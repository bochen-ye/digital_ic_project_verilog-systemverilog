==> flow/design.v <==
module ahb_timer(
	input         HCLK,
    input         HRESETn,
    input         HSEL,
    input  [4:2]  HADDR,
    input         HWRITE,
    input  [31:0] HWDATA,
    output [31:0] HRDATA
);
  reg  [31:0] timers[6:0];      
  wire [31:0] chi, clo;         
  wire [3:0]  match, clr;       
  always@(posedge HCLK or negedge HRESETn)
    if (~HRESETn) begin
      timers[0] <= 32'b0;   
      timers[1] <= 32'b0;   
      timers[2] <= 32'b0;   
      timers[3] <= 32'b0;   
      timers[4] <= 32'b0;   
      timers[5] <= 32'b0;   
      timers[6] <= 32'b0;   
    end 
	else begin
      timers[0] <= {28'b0, match};
      timers[1] <= (HWRITE & HSEL & HADDR == 3'b001) ? HWDATA : clo;
      timers[2] <= (HWRITE & HSEL & HADDR == 3'b010) ? HWDATA : chi;
      if (HWRITE & HSEL & HADDR == 3'b011) timers[3] <= HWDATA;
      if (HWRITE & HSEL & HADDR == 3'b100) timers[4] <= HWDATA;
      if (HWRITE & HSEL & HADDR == 3'b101) timers[5] <= HWDATA;
      if (HWRITE & HSEL & HADDR == 3'b110) timers[6] <= HWDATA;
    end    
  assign HRDATA = timers[HADDR];
  assign {chi, clo} = {timers[2], timers[1]} + 1;
  assign clr = {4{HWRITE & HSEL & HADDR == 3'b000}} & HWDATA[3:0];
  assign match[0] = ~clr[0] & (timers[0][0] | (timers[1] == timers[3]));
  assign match[1] = ~clr[1] & (timers[0][1] | (timers[1] == timers[4]));
  assign match[2] = ~clr[2] & (timers[0][2] | (timers[1] == timers[5]));
  assign match[3] = ~clr[3] & (timers[0][3] | (timers[1] == timers[6]));
endmodule
Reports on ahb_timer
The steps from the RTL of ahb_timer to its reports follow in flow order.
Line numbers count from 1 in the design file above.
Operators: Yosys type, input widths -> output width; for muxes data width and select width s.
Cell names lack the library's common part.
{"block": "inputs", "design": "ahb_timer", "clk_port": "HCLK", "lib": "sky130hd", "lib_corner": "tt_025C_1v80"}

Word-level counts
Counts by Yosys on the flattened word-level netlist (proc, flatten, opt, wreduce). Print and check cells are left out. Cells with the same type and inputs are merged into one.
{"block": "bits", "elab_cells": 43, "out_inout_bits": 32, "register_bits": 196, "in_bits": 39}
{"block": "op_classes", "addsub": 1, "bitwise": 21, "n_mux": 3, "reduce_and_logical": 1, "n_eq": 10}
{"block": "op_table", "op": "$pmux 32 s7", "n": 1}
{"block": "op_table", "op": "$eq 32x32->1", "n": 4}
{"block": "op_table", "op": "$add 64x1->64 const B", "n": 1}
{"block": "op_table", "op": "$mux 32", "n": 2}
{"block": "op_table", "op": "$and 1x1->1", "n": 12}
{"block": "op_table", "op": "$eq 3x3->1 const B", "n": 3}
{"block": "op_table", "op": "$eq 3x2->1 const B", "n": 2}
{"block": "op_table", "op": "$or 1x1->1", "n": 4}
{"block": "op_table", "op": "$not 1->1", "n": 4}
{"block": "op_table", "op": "$and 4x4->4", "n": 1}
{"block": "op_table", "op": "$eq 3x1->1 const B", "n": 1}
{"block": "op_table", "op": "$logic_not 3->1", "n": 1}

Longest topological paths
Longest topological path by Yosys (ltp), each cell counted once; first at word level (registers and memories cut), then after technology mapping (sequential cells cut; the memories' decode and read muxes count).
{"block": "depth", "depth_word": 5, "abc_area": 0, "mapped_depth": 8, "depth_no_buf": 6}

Mapped cells and area
Source: synth_stat.txt of the flow (Yosys; design flattened, memories mapped). It holds for the ABC_AREA given above (unset counts as 0); a run with the other value may have another netlist.
{"block": "synth_totals", "stdcells": 1142, "seqArea_um2": 4904.7, "n_buf": 85, "ff_cells": 196, "synth_area_um2": 11499.8}
{"block": "by_type", "cell_type": "dfrtp_1", "n": 196, "type_area_um2": 4.9E+03}
{"block": "by_type", "cell_type": "mux2_2", "n": 130, "type_area_um2": 1.46E+03}
{"block": "by_type", "cell_type": "xnor2_1", "n": 148, "type_area_um2": 1.3E+03}
{"block": "by_type", "cell_type": "a22oi_1", "n": 86, "type_area_um2": 645.619}
{"block": "by_type", "cell_type": "nand4_1", "n": 63, "type_area_um2": 394.128}
{"block": "by_type", "cell_type": "nand3_1", "n": 66, "type_area_um2": 330.317}
{"block": "by_type", "cell_type": "nor2_1", "n": 67, "type_area_um2": 251.491}
{"block": "by_type", "cell_type": "a21oi_1", "n": 42, "type_area_um2": 210.202}
{"block": "by_type", "cell_type": "clkbuf_1", "n": 54, "type_area_um2": 202.694}
{"block": "by_type", "cell_type": "xor2_1", "n": 23, "type_area_um2": 201.443}
{"block": "by_type", "cell_type": "nand2_1", "n": 52, "type_area_um2": 195.187}
{"block": "by_type", "cell_type": "nor4_1", "n": 30, "type_area_um2": 187.68}
{"block": "by_type", "cell_type": "o21ai_0", "n": 24, "type_area_um2": 120.115}
{"block": "by_type", "cell_type": "or4_1", "n": 14, "type_area_um2": 105.101}
{"block": "by_type", "cell_type": "a31oi_1", "n": 16, "type_area_um2": 100.096}
{"block": "by_type", "cell_type": "nor3_1", "n": 19, "type_area_um2": 95.091}
{"block": "by_type", "cell_type": "or3_1", "n": 12, "type_area_um2": 75.072}
{"block": "by_type", "cell_type": "and4_1", "n": 8, "type_area_um2": 70.067}
Not listed: further types 22, cells in them 92.

Path before layout
Path of least setup slack by OpenSTA after synthesis, without wires, with an ideal clock, recovery checks aside; 20% of the period is set as input and as output delay. Where synthesis merged equal registers, the netlist keeps one of their names.
{"block": "synth_timing", "kind": "input to output", "from": "input HADDR[3]", "to": "output HRDATA[23]", "launch_ns": 0.606, "arrival_time_ns": 1.967, "period_ns": 3.03, "path_delay_ns": 1.361, "driving_pins": 5, "required_time_ns": 2.424, "n_path_buf": 2, "setup_slack_ns": 0.457, "input_delay_ns": 0.606, "out_delay_ns": 0.606, "synth_period_reached_ns": 2.573}
"path_delay_ns" = arrival - input delay + setup time.
A path that ends at an output port has no setup time.
"driving_pins" counts driving pins, that of a launching flip-flop among them; a cell with two outputs on the path counts twice.
"synth_period_reached_ns" is the clock period less the worst setup slack; recovery checks do not enter. This is arithmetic on one report: input and output delays are still those of the set period (20% each).
The rows between start and end are the longest chain of elaborated cells between them; the timing report does not say that the signal goes this way. Where chains are equally long, one stands for them.
A line is the first line of the expression or statement that the cell stems from. Yosys adds cells for indexed reads and writes and turns some case tables into memories.
{"block": "synth_via", "cell_sequence": "clkbuf_1 nor3_1 clkbuf_1 a22oi_1 nand3_1", "elab_chain_len": 2, "cells_between": 8, "classes_between": "eq/ne (6); mux (1); reduce/logical (1)"}
{"block": "synth_rtl", "element": "start, declared", "line_no": 5, "text": "input  [4:2]  HADDR,"}
{"block": "synth_rtl", "element": "$eq 3x3->1", "line_no": 32, "text": "assign HRDATA = timers[HADDR];"}
{"block": "synth_rtl", "element": "$pmux 32 s7", "line_no": 32}
{"block": "synth_rtl", "element": "end, declared", "line_no": 8, "text": "output [31:0] HRDATA"}

Timing after layout
From the final timing report of run 1: the path of least setup slack in the routed layout; clock arrival at registers is part of the times.
{"block": "layout_timing", "kind": "input to output", "from": "input HADDR[3]", "to": "output HRDATA[22]", "required_time_ns": 2.62, "out_delay_ns": 0.66, "n_path_buf": 4, "period_ns": 3.28, "input_delay_ns": 0.66, "arrival_time_ns": 2.45, "setup_slack_ns": 0.17, "launch_ns": 0.66, "driving_pins": 8}
The rows between start and end are the longest chain of elaborated cells between them; the timing report does not say that the signal goes this way. Where chains are equally long, one stands for them.
{"block": "layout_via", "cell_sequence": "clkdlybuf4s50_1 buf_6 inv_1 and3_2 buf_12 a22oi_1 nand3_1 dlygate4sd2_1", "elab_chain_len": 2, "cells_between": 8, "classes_between": "eq/ne (6); mux (1); reduce/logical (1)"}
{"block": "layout_rtl", "element": "start, declared", "line_no": 5, "text": "input  [4:2]  HADDR,"}
{"block": "layout_rtl", "element": "$eq 3x3->1", "line_no": 32, "text": "assign HRDATA = timers[HADDR];"}
{"block": "layout_rtl", "element": "$pmux 32 s7", "line_no": 32}
{"block": "layout_rtl", "element": "end, declared", "line_no": 8, "text": "output [31:0] HRDATA"}

==> runs of ahb_timer <==
Record of 2 stored runs of the RTL-to-layout flow on ahb_timer, platform sky130hd. The runs are unordered. Constraints: input delay and output delay 20% of the set period each, output load 0.01 pF.
"timing.achieved_period_ns" means the clock period less the worst setup slack. The figure is calculated, with input and output delays left at 20% of the set period.
"final_power_uw": no workload was simulated; the value follows from the tool's default switching activity.

{"run": "run 1", "settings": { "period_ns": 3.28, "CORE_UTILIZATION": 25, "PLACE_DENSITY_LB_ADDON": 0.17, "HOLD_SLACK_MARGIN": 0.25, "TNS_END_PERCENT": 45, "CTS_CLUSTER_SIZE": 99, "CTS_CLUSTER_DIAMETER": 365, "CAP_MARGIN": 20, "CORE_MARGIN": 2, "SLEW_MARGIN": 20 }, "results": { "yosys.chip_area_um2": 11499.8, "final_power_uw": 9860, "finish.stdcell_area_um2": 14153.6, "total_die_area_um2": 47731.3, "timing.achieved_period_ns": 3.105, "setup_ws_ns": 0.175, "utilization_pct": 31.2, "total_negative_slack_ns": 0.000 }}
{"run": "run 2", "settings": { "period_ns": 3.27, "CORE_UTILIZATION": 19, "SETUP_SLACK_MARGIN": -0.08, "PLACE_DENSITY_LB_ADDON": 0.03, "CELL_PAD_IN_SITES_GLOBAL_PLACEMENT": 1, "CELL_PAD_IN_SITES_DETAIL_PLACEMENT": 0, "GPL_TIMING_DRIVEN": 0, "CTS_CLUSTER_SIZE": 17, "CAP_MARGIN": 20, "CORE_MARGIN": 2, "SLEW_MARGIN": 20 }, "results": { "yosys.chip_area_um2": 11499.8, "final_power_uw": 10230, "finish.stdcell_area_um2": 14332.5, "total_die_area_um2": 62510.0, "timing.achieved_period_ns": 3.304, "setup_ws_ns": -0.034, "utilization_pct": 23.8, "total_negative_slack_ns": -0.049 }}
