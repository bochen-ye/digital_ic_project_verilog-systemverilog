==> flow/design.v <==
`timescale 1ns / 1ps
module Arbiter_RR #(
parameter   N = 4  
)(
input               clock,
input               reset_b,
input      [N-1:0]  request,
input      [N-1:0]  lock,
output reg [N-1:0]  grant 
    );
localparam LP_ST_IDLE           = 3'b001; 
localparam LP_ST_WAIT_REQ_GRANT = 3'b010; 
localparam LP_ST_WAIT_LOCK      = 3'b100; 
reg  [2:0]   R_STATUS;
reg  [N-1:0] R_MASK;
wire [N-1:0] W_REQ_MASKED;
assign W_REQ_MASKED = request & R_MASK;
always @ (posedge clock)
begin
  if(~reset_b)
	begin
		R_STATUS <= LP_ST_IDLE;
		R_MASK <= 0;
		grant <= 0;
	end
  else
  begin
    case(R_STATUS)
    LP_ST_IDLE:
    begin
      if(|request)  
      begin
        R_STATUS <= LP_ST_WAIT_LOCK;
        grant <= request & ((~request)+1);
        R_MASK <= ~((request & ((~request)+1))-1 | (request & ((~request)+1)));  
      end
      else
      begin
        R_STATUS <= LP_ST_IDLE;
      end
    end     
    LP_ST_WAIT_REQ_GRANT: 
    begin
      if(|request)
      begin
        R_STATUS <= LP_ST_WAIT_LOCK;
        if(|(request & R_MASK)) 
        begin
          grant <= W_REQ_MASKED & ((~W_REQ_MASKED)+1);
          R_MASK <= ~((W_REQ_MASKED & ((~W_REQ_MASKED)+1))-1 | (W_REQ_MASKED & ((~W_REQ_MASKED)+1)));
        end
        else
        begin
          grant <= request & ((~request)+1);
          R_MASK <= ~((request & ((~request)+1))-1 | (request & ((~request)+1)));
        end
      end
      else
      begin
        R_STATUS <= LP_ST_WAIT_REQ_GRANT;      
        grant <= 0;      
        R_MASK <= 0;      
      end
    end   
    LP_ST_WAIT_LOCK:
    begin
      if(|(lock & grant))  
      begin    
        R_STATUS <= LP_ST_WAIT_LOCK;    
      end    
      else if(|request)  
      begin    
        R_STATUS <= LP_ST_WAIT_LOCK;
        if(|(request & R_MASK)) 
        begin
          grant <= W_REQ_MASKED & ((~W_REQ_MASKED)+1);
          R_MASK <= ~((W_REQ_MASKED & ((~W_REQ_MASKED)+1))-1 | (W_REQ_MASKED & ((~W_REQ_MASKED)+1)));
        end
        else
        begin
          grant <= request & ((~request)+1);
          R_MASK <= ~((request & ((~request)+1))-1 | (request & ((~request)+1)));
        end    
      end
      else
      begin
        R_STATUS <= LP_ST_WAIT_REQ_GRANT;
        grant <= 0;      
        R_MASK <= 0;
      end    
    end    
    default:    
    begin
      R_STATUS <= LP_ST_IDLE;
      R_MASK <= 0;
      grant <= 0;
    end
    endcase
  end
end
endmodule
Reports on Arbiter_RR
Tool output for the design above, in the order of the flow.
Lines are those of the file above, counted from 1.
Operators carry their Yosys type and port widths (W data, S select, Z words).
Library cell names are shortened.
Not given: -
Inputs
  top: Arbiter_RR
  clock: clock
  standard-cell library: sky130hd
  library corner: tt_025C_1v80

Word-level counts
Yosys after proc, flatten, opt, wreduce and memory -nomap, before mapping. Memory bits, and registers merged into a memory's read port (data or address), are not among the register bits. Print and check cells are not counted. Equal cells are merged and count once.
Word-level totals
  register bits after elaboration: 11
  input port bits: 10
  word-level cells: 40
Operators by class
  add/sub/neg operators: 4
  eq/ne operators: 5
  mux-type cells: 14
  bitwise logic cells: 10
  reductions and logical operators: 4
Operators by type and width (count)
  $mux W4: 8
  $pmux W4 S3: 2
  $and A4 B4 Y4: 4
  $not A4 Y4: 4
  $reduce_or A4 Y1: 3
  $pmux W3 S3: 1
  $mux W3: 3
  $add A4 B1 Y4 const B: 2
  $sub A4 B1 Y4 const B: 2
  $or A4 B4 Y4: 2
  $ne A2 B2 Y1 const B: 2
  $eq A3 B1 Y1 const B: 1
  $eq A3 B2 Y1 const B: 1
  $eq A3 B3 Y1 const B: 1
  $reduce_and A2 Y1: 1

Logic depth
Yosys ltp: most cells in a row. Word level: on the elaborated netlist, between registers, memories and ports. Mapped: between sequential cells and ports; inverters and the memories' decode and read muxes count.
Logic depth
  depth after elaboration: 11
  ABC_AREA: 0
  gate-level depth with buffers: 5

Netlist
Yosys stat after the flow's synthesis: flattened, memories mapped to cells. It holds for the ABC_AREA given above (unset counts as 0); a run with the other value may have another netlist.
Mapped netlist
  mapped cells: 70
  synthesis area: 600.6 um^2
  sequential part of the area: 200.2 um^2
  mapped flip-flops: 10
Cells by type
  dfxtp_1: count 10, area in all 200.192 um^2
  a22o_1: count 4, area in all 35.034 um^2
  a21oi_1: count 6, area in all 30.029 um^2
  o21ai_0: count 6, area in all 30.029 um^2
  o21a_1: count 3, area in all 22.522 um^2
  o211a_1: count 2, area in all 20.019 um^2
  nand2_1: count 5, area in all 18.768 um^2
  o221ai_1: count 2, area in all 17.517 um^2
  o32ai_1: count 2, area in all 17.517 um^2
  nor3_4: count 1, area in all 16.266 um^2
  nor2_1: count 4, area in all 15.014 um^2
  o211ai_1: count 2, area in all 15.014 um^2
  nand2b_1: count 2, area in all 12.512 um^2
  o31ai_2: count 1, area in all 12.512 um^2
  buf_6: count 1, area in all 11.261 um^2
  inv_1: count 3, area in all 11.261 um^2
  or3_4: count 1, area in all 11.261 um^2
  nand3_2: count 1, area in all 10.01 um^2
Not listed: further types 14, cells in them 14.

Timing after synthesis
Path of least setup slack by OpenSTA after synthesis, without wires, with an ideal clock, recovery checks aside; 20% of the period is set as input and as output delay. Where synthesis merged equal registers, the netlist keeps one of their names.
Path after synthesis
  path type: input to register
  from: input port request[1]
  to: register grant[2]
  period: 1.59 ns
  input delay: 0.318 ns
  launch time at the first pin: 0.318 ns
  data arrival time: 1.287 ns
  required time: 1.459 ns
  path slack: 0.172 ns
  delay of the path: 1.100 ns
  driving pins on the path: 5
  period reached after synthesis: 1.418 ns
"delay of the path" is the arrival time less input delay plus setup time.
"driving pins on the path" counts driving pins, that of a launching flip-flop among them; a cell with two outputs on the path counts twice.
"period reached after synthesis" is the clock period less the worst setup slack; recovery checks do not enter. This is arithmetic on one report: input and output delays are still those of the set period (20% each).
The rows between start and end are the longest chain of elaborated cells between them; the timing report does not say that the signal goes this way. Where chains are equally long, one stands for them.
Each line given opens the expression or statement behind the cell; cells for indexed reads and writes are added by Yosys, which also makes memories of some case tables.
At most two assigning lines are given for a register; there are more.
On the way, after synthesis
  path through: or3_1 > buf_6 > or3_4 > nand3_2 > o32ai_1
  length of the longest elaborated chain: 8
RTL lines, path after synthesis
  start: declaration: RTL line 7  | input      [N-1:0]  request,
  $and A4 B4 Y4: RTL line 17  | assign W_REQ_MASKED = request & R_MASK;
  $not A4 Y4: RTL line 76  | grant <= W_REQ_MASKED & ((~W_REQ_MASKED)+1);
  $add A4 B1 Y4: RTL line 76
  $and A4 B4 Y4: RTL line 76
  $mux W4: RTL line 74  | if(|(request & R_MASK))
  $mux W4: RTL line 71  | else if(|request)
  $mux W4: RTL line 67  | if(|(lock & grant))
  $pmux W4 S3: RTL line 28  | case(R_STATUS)
  end: assignment: RTL line 34  | grant <= request & ((~request)+1);
  end: assignment: RTL line 49  | grant <= W_REQ_MASKED & ((~W_REQ_MASKED)+1);
  end: declaration: RTL line 9  | output reg [N-1:0]  grant

Path in the finished layout
From the final timing report of run 1: the path of least setup slack in the routed layout; clock arrival at registers is part of the times.
Path post-layout
  path type: input to register
  from: input port request[1]
  to: register grant[2]
  period: 1.69 ns
  input delay: 0.34 ns
  launch time at the first pin: 0.34 ns
  data arrival time: 1.72 ns
  required time: 1.84 ns
  path slack: 0.12 ns
  driving pins on the path: 5
The rows between start and end are the longest chain of elaborated cells between them; the timing report does not say that the signal goes this way. Where chains are equally long, one stands for them.
At most two assigning lines are given for a register; there are more.
On the way, post-layout
  path through: clkdlybuf4s50_1 > or3_1 > or3_4 > nand3_2 > o32ai_1
  length of the longest elaborated chain: 8
RTL lines, path post-layout
  start: declaration: RTL line 7  | input      [N-1:0]  request,
  $and A4 B4 Y4: RTL line 17  | assign W_REQ_MASKED = request & R_MASK;
  $not A4 Y4: RTL line 76  | grant <= W_REQ_MASKED & ((~W_REQ_MASKED)+1);
  $add A4 B1 Y4: RTL line 76
  $and A4 B4 Y4: RTL line 76
  $mux W4: RTL line 74  | if(|(request & R_MASK))
  $mux W4: RTL line 71  | else if(|request)
  $mux W4: RTL line 67  | if(|(lock & grant))
  $pmux W4 S3: RTL line 28  | case(R_STATUS)
  end: assignment: RTL line 34  | grant <= request & ((~request)+1);
  end: assignment: RTL line 49  | grant <= W_REQ_MASKED & ((~W_REQ_MASKED)+1);
  end: declaration: RTL line 9  | output reg [N-1:0]  grant

Subject: Arbiter_RR on sky130hd, stored results

Hello all,

Module Arbiter_RR, platform sky130hd: 2 stored runs of the flow (Yosys, OpenROAD) with differing settings, in no particular order. Input and output delays are each 20% of the period that was set; the output load is 0.01 pF.

Flow files of run 1
==> flow/run.sh <==
#!/bin/bash
# the make line also repeats the synthesis and layout settings of config.mk as NAME=value (left out here)
make -C /OpenROAD-flow-scripts/flow DESIGN_CONFIG=/design/flow/config.mk WORK_HOME=/design/flow/orfs CLKGATE_MAP_FILE= finish
==> flow/config.mk <==
export PLATFORM = sky130hd
export DESIGN_NAME = Arbiter_RR
export DESIGN_NICKNAME = Arbiter_RR
export VERILOG_FILES = /design/flow/design.v
export SDC_FILE = /design/flow/constraint.sdc
export NUM_CORES = 4
export LEC_CHECK = 0
export CAP_MARGIN = 20
export CORE_MARGIN = 2
export CORE_UTILIZATION = 36
export SLEW_MARGIN = 20
==> flow/constraint.sdc <==
create_clock -name core_clock -period 1.69 [get_ports {clock}]
set_input_delay 0.3380 -clock core_clock [delete_from_list [all_inputs] [get_ports {clock}]]
set_output_delay 0.3380 -clock core_clock [all_outputs]
set_load 0.01 [all_outputs]

report of run 1
yosys chip area after synthesis (um^2): 600.6
finish__design__die__area: 2011.1
finish__design__instance__area__stdcell: 839.6
finish__design__instance__utilization: 0.5446
finish__timing__setup__ws: 0.119
finish__timing__hold__ws: 0.499

Flow files of run 2
==> flow/run.sh <==
#!/bin/bash
# the make line also repeats the synthesis and layout settings of config.mk as NAME=value (left out here)
make -C /OpenROAD-flow-scripts/flow DESIGN_CONFIG=/design/flow/config.mk WORK_HOME=/design/flow/orfs CLKGATE_MAP_FILE= finish
==> flow/config.mk <==
export PLATFORM = sky130hd
export DESIGN_NAME = Arbiter_RR
export DESIGN_NICKNAME = Arbiter_RR
export VERILOG_FILES = /design/flow/design.v
export SDC_FILE = /design/flow/constraint.sdc
export NUM_CORES = 4
export LEC_CHECK = 0
export ABC_AREA = 0
export CAP_MARGIN = 20
export CELL_PAD_IN_SITES_DETAIL_PLACEMENT = 2
export CORE_MARGIN = 2
export CORE_UTILIZATION = 30
export CTS_CLUSTER_SIZE = 10
export MIN_ROUTING_LAYER = met2
export PLACE_DENSITY = 0.58
export SLEW_MARGIN = 10
==> flow/constraint.sdc <==
create_clock -name core_clock -period 1.13 [get_ports {clock}]
set_input_delay 0.2260 -clock core_clock [delete_from_list [all_inputs] [get_ports {clock}]]
set_output_delay 0.2260 -clock core_clock [all_outputs]
set_load 0.01 [all_outputs]

report of run 2: did not finish, route, DPL-0033

Thanks
